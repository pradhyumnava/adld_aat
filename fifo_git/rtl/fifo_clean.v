==> flow/design.v <==
`timescale 1ns / 1ps
module fifo_clean(
    input clk, rst, write_en, read_en, 
    input [7:0]data_in,
    output full, empty,
    output reg [7:0] data_out
);
integer i;
reg [3:0] w_ptr, r_ptr; 
reg full, empty;
reg [7:0]fifo[15:0];
always @(posedge clk) begin
    if(!rst)begin
      	for (i = 0; i < 16; i = i + 1) begin
      		fifo[i] <= 8'h00;
    	end
        w_ptr <= 4'h0;
        r_ptr <= 4'h0;
        data_out <= 8'd0;
        full <= 1'b0;
        empty <= 1'b0;
    end
    else begin
        if(w_ptr<=4'd15 && write_en!=0 && full!=1) begin
            fifo[w_ptr] <= data_in; 
            if(w_ptr==4'hF) begin 
                full <= 1'b1;
                r_ptr <= 4'd0;
            end          	
            else full <= 1'b0;          
            w_ptr <= w_ptr + 1;
        end
        else if(r_ptr<=4'd15 && read_en!=0 && empty!=1) begin
            data_out <= fifo[r_ptr];
            if(r_ptr==4'd15) begin
                empty <= 1'b1;
                w_ptr <= 4'd0;
            end
            else empty <= 1'b0;             
            r_ptr <= r_ptr + 1;
        end
    end
end
endmodule
### From RTL to reports: fifo_clean

The steps from the RTL of fifo_clean to its reports follow in flow order.
Lines are those of the file above, counted from 1.
A cell with n/a has no value.

| set-up | value |
|---|---|
| design top | fifo_clean |
| clock input | clk |
| standard-cell library | sky130hd |
| library corner | tt_025C_1v80 |

### Word level

Counts by Yosys on the flattened word-level netlist (proc, flatten, opt, wreduce; memories kept). Register bits leave out memories and registers merged into their read ports (data or address). Print and check cells are left out. Cells with the same type and inputs are merged into one.
Memory sizes are those after Yosys's memory passes, which may raise the word count (mostly to a power of two), join words into wider ones and drop unused or constant bits.

| cells by class | value |
|---|---|
| bitwise gates (word level) | 3 |
| reductions and logical operators | 10 |
| $lt $le $gt $ge | 2 |
| muxes and demuxes | 15 |
| equality and inequality tests | 3 |
| add/subtract/negate cells | 2 |

Operators with widths:

| operator | number |
|---|---|
| 4-bit 2-to-1 mux | 8 |
| 8-bit 2-to-1 mux | 2 |
| 4-bit by 1-bit adder with 4-bit output (second input constant) | 2 |
| 4-bit <= comparator (second input constant) | 2 |
| 4-bit equality test (second input constant) | 2 |
| 2-bit AND reduction | 3 |
| 1-bit 2-to-1 mux | 5 |
| 1-bit logical AND | 4 |
| 2-bit nonzero test | 2 |
| 1-bit NOT | 3 |
| 2-bit by 1-bit != test with 1-bit output (second input constant) | 1 |
| 1-bit zero test | 1 |

| bit counts | value |
|---|---|
| memory bits (writable) | 128 |
| register bits | 10 |
| memories kept | 1 |
| input bits | 12 |

Memory list:

| memory | words | bits a word | line | text |
|---|---|---|---|---|
| fifo | 16 | 8 | 11 | `reg [7:0]fifo[15:0];` |

### Depth

Longest topological path by Yosys (ltp), each cell counted once; first at word level (registers and memories cut), then after technology mapping (sequential cells cut; the memories' decode and read muxes count).

| depth | value |
|---|---|
| depth in word-level cells | 5 |
| ABC_AREA | 1 |
| depth in mapped cells | 11 |
| gate-level depth less buffers | 9 |

### Netlist

The flow's flattened synthesis, as Yosys stat reports it; memories are mapped. The netlist is that of the ABC_AREA named above (0 if unset); the other value can give another one.

| synthesis totals | value |
|---|---|
| area of sequential cells | 4204.0 um^2 |
| cell area after synthesis | 6940.4 um^2 |
| mapped cells | 801 |
| mapped flip-flops | 146 |

Cells by type:

| cell type | number |
|---|---|
| sky130_fd_sc_hd__edfxtp_1 | 128 |
| sky130_fd_sc_hd__nand2_1 | 230 |
| sky130_fd_sc_hd__nor2_1 | 155 |
| sky130_fd_sc_hd__nand3_1 | 93 |
| sky130_fd_sc_hd__dfxtp_1 | 18 |
| sky130_fd_sc_hd__inv_1 | 91 |
| sky130_fd_sc_hd__buf_2 | 19 |
| sky130_fd_sc_hd__ha_1 | 5 |
| sky130_fd_sc_hd__clkbuf_1 | 15 |
| sky130_fd_sc_hd__nand2_2 | 9 |
| sky130_fd_sc_hd__a21oi_1 | 10 |
| sky130_fd_sc_hd__inv_2 | 9 |
| sky130_fd_sc_hd__nor2_4 | 3 |
| sky130_fd_sc_hd__buf_4 | 3 |
| sky130_fd_sc_hd__nor3_1 | 2 |
| sky130_fd_sc_hd__nor3_2 | 1 |
| sky130_fd_sc_hd__o21ai_0 | 2 |
| sky130_fd_sc_hd__a22oi_1 | 1 |

Not listed: further types 6, cells in them 7.

### Path before layout

Source: OpenSTA report_checks on the synthesized netlist (no wires, ideal clock, input and output delay 20% of the period each), path of least setup slack; recovery checks are left aside. Register names are those of the netlist, which keeps one name where synthesis merged equal registers.

| timing path after synthesis | value |
|---|---|
| path kind | input -> register |
| start point | input port rst |
| end point | memory fifo[1][0] |
| setup time | 329 ps |
| launch time at the first pin | 394 ps |
| delay of the path | 1269 ps |
| stages on the path | 7 |
| setup slack | 307 ps |
| input delay | 394 ps |
| required time | 1641 ps |
| period | 1970 ps |
| data arrival time | 1334 ps |
| synthesis period reached | 1663 ps |

"delay of the path" = arrival - input delay + setup time.
"stages on the path": output pins that drive a net of the path, with the launching flip-flop's if there is one; two outputs of one cell count as two.
"synthesis period reached" = period - worst setup slack (recovery checks aside). The figure is calculated, with input and output delays left at 20% of the set period.
Between the ends stands the longest chain of elaborated cells between them, by number of cells; it is not shown to be the way that was timed. Of several equally long chains one is given.
Each line given opens the expression or statement behind the cell; cells for indexed reads and writes are added by Yosys, which also makes memories of some case tables.
Only ways into the end's enable, where the timed path ends, are counted here.

| between the ends, after synthesis | value |
|---|---|
| cells stage by stage | sky130_fd_sc_hd__buf_4 sky130_fd_sc_hd__inv_2 sky130_fd_sc_hd__nor2_4 sky130_fd_sc_hd__inv_2 sky130_fd_sc_hd__nor2_2 sky130_fd_sc_hd__nand2_1 sky130_fd_sc_hd__nand2_1 |
| length of the longest elaborated chain | 1 |

RTL lines, path after synthesis:

| item | line | text |
|---|---|---|
| from (decl) | 3 | `input clk, rst, write_en, read_en,` |
| 4-bit 2-to-1 mux | 13 | `if(!rst)begin` |
| to (decl) | 11 | `reg [7:0]fifo[15:0];` |

### Worst path after layout

From the final timing report of flow run 1: the path of least setup slack in the routed layout; clock arrival at registers is part of the times.
The path's times are printed in steps of 10 ps; the period is the one set.

| timing path after layout | value |
|---|---|
| path kind | register -> output |
| start point | register empty |
| end point | output port empty |
| launch time at the first pin | 430 ps |
| stages on the path | 2 |
| data arrival time | 1340 ps |
| setup slack | 550 ps |
| period | 2370 ps |
| external output delay | 470 ps |
| required time | 1900 ps |

A register here has more assigning lines than the two given.

| between the ends, after layout | value |
|---|---|
| cells stage by stage | sky130_fd_sc_hd__dfxtp_1 sky130_fd_sc_hd__clkdlybuf4s50_1 |
| length of the longest elaborated chain | 0 |

RTL lines, path after layout:

| item | line | text |
|---|---|---|
| from (decl) | 5 | `output full, empty,` |
| from (assign) | 21 | `empty <= 1'b0;` |
| from (assign) | 36 | `empty <= 1'b1;` |
| to (decl) | 5 |  |

Record of 2 stored runs of the RTL-to-layout flow on fifo_clean, platform sky130hd. The runs are unordered. Constraints: input delay and output delay 20% of the set period each, output load 0.01 pF.
"reached clock period" is the run's clock period less its worst setup slack. It is reckoned from that one timing run; input and output delays stay at 20% of the period that was set.
"time on the worst setup path" is the time allowed to the run's worst setup path (the clock period less input and output delay, where it has them) less its slack. Clock arrival times count: a late capture clock shortens it, a late launch clock lengthens it.
"time on the worst setup path" is known to 10 ps.

#### Flow run 1

| setting | value |
|---|---|
| period_ns | `2.37` |
| CORE_UTILIZATION | `29` |
| PLACE_DENSITY_LB_ADDON | `0.28` |
| CORE_MARGIN | `9` |
| ABC_AREA | `1` |
| SLEW_MARGIN | `25` |
| CAP_MARGIN | `20` |

| result | value |
|---|---|
| reached clock period | 1817 ps |
| area inside the die boundary | 29825.3 um^2 |
| setup slack of the worst path | 553 ps |
| post-synthesis cell area | 6940.4 um^2 |
| standard-cell area of the final layout | 8247.9 um^2 |
| final worst hold slack | 493 ps |
| time on the worst setup path | 1340 ps |
| worst path kind | register -> output |
| final design utilization | 35.1% |

#### Flow run 2

| setting | value |
|---|---|
| period_ns | `2.07` |
| CORE_UTILIZATION | `19` |
| CORE_ASPECT_RATIO | `1.41` |
| CORE_MARGIN | `10` |
| CELL_PAD_IN_SITES_GLOBAL_PLACEMENT | `2` |
| CELL_PAD_IN_SITES_DETAIL_PLACEMENT | `1` |
| TNS_END_PERCENT | `10` |
| CTS_CLUSTER_SIZE | `14` |
| CTS_CLUSTER_DIAMETER | `44` |
| SLEW_MARGIN | `25` |
| MIN_ROUTING_LAYER | `met2` |
| CAP_MARGIN | `20` |

| result | value |
|---|---|
| setup slack of the worst path | 83 ps |
| post-synthesis cell area | 6777.8 um^2 |
| final design utilization | 23.8% |
| area inside the die boundary | 43739.0 um^2 |
| final worst hold slack | 498 ps |
| standard-cell area of the final layout | 8433.1 um^2 |
| time on the worst setup path | 1990 ps |
| worst path kind | register -> register |
| reached clock period | 1987 ps |
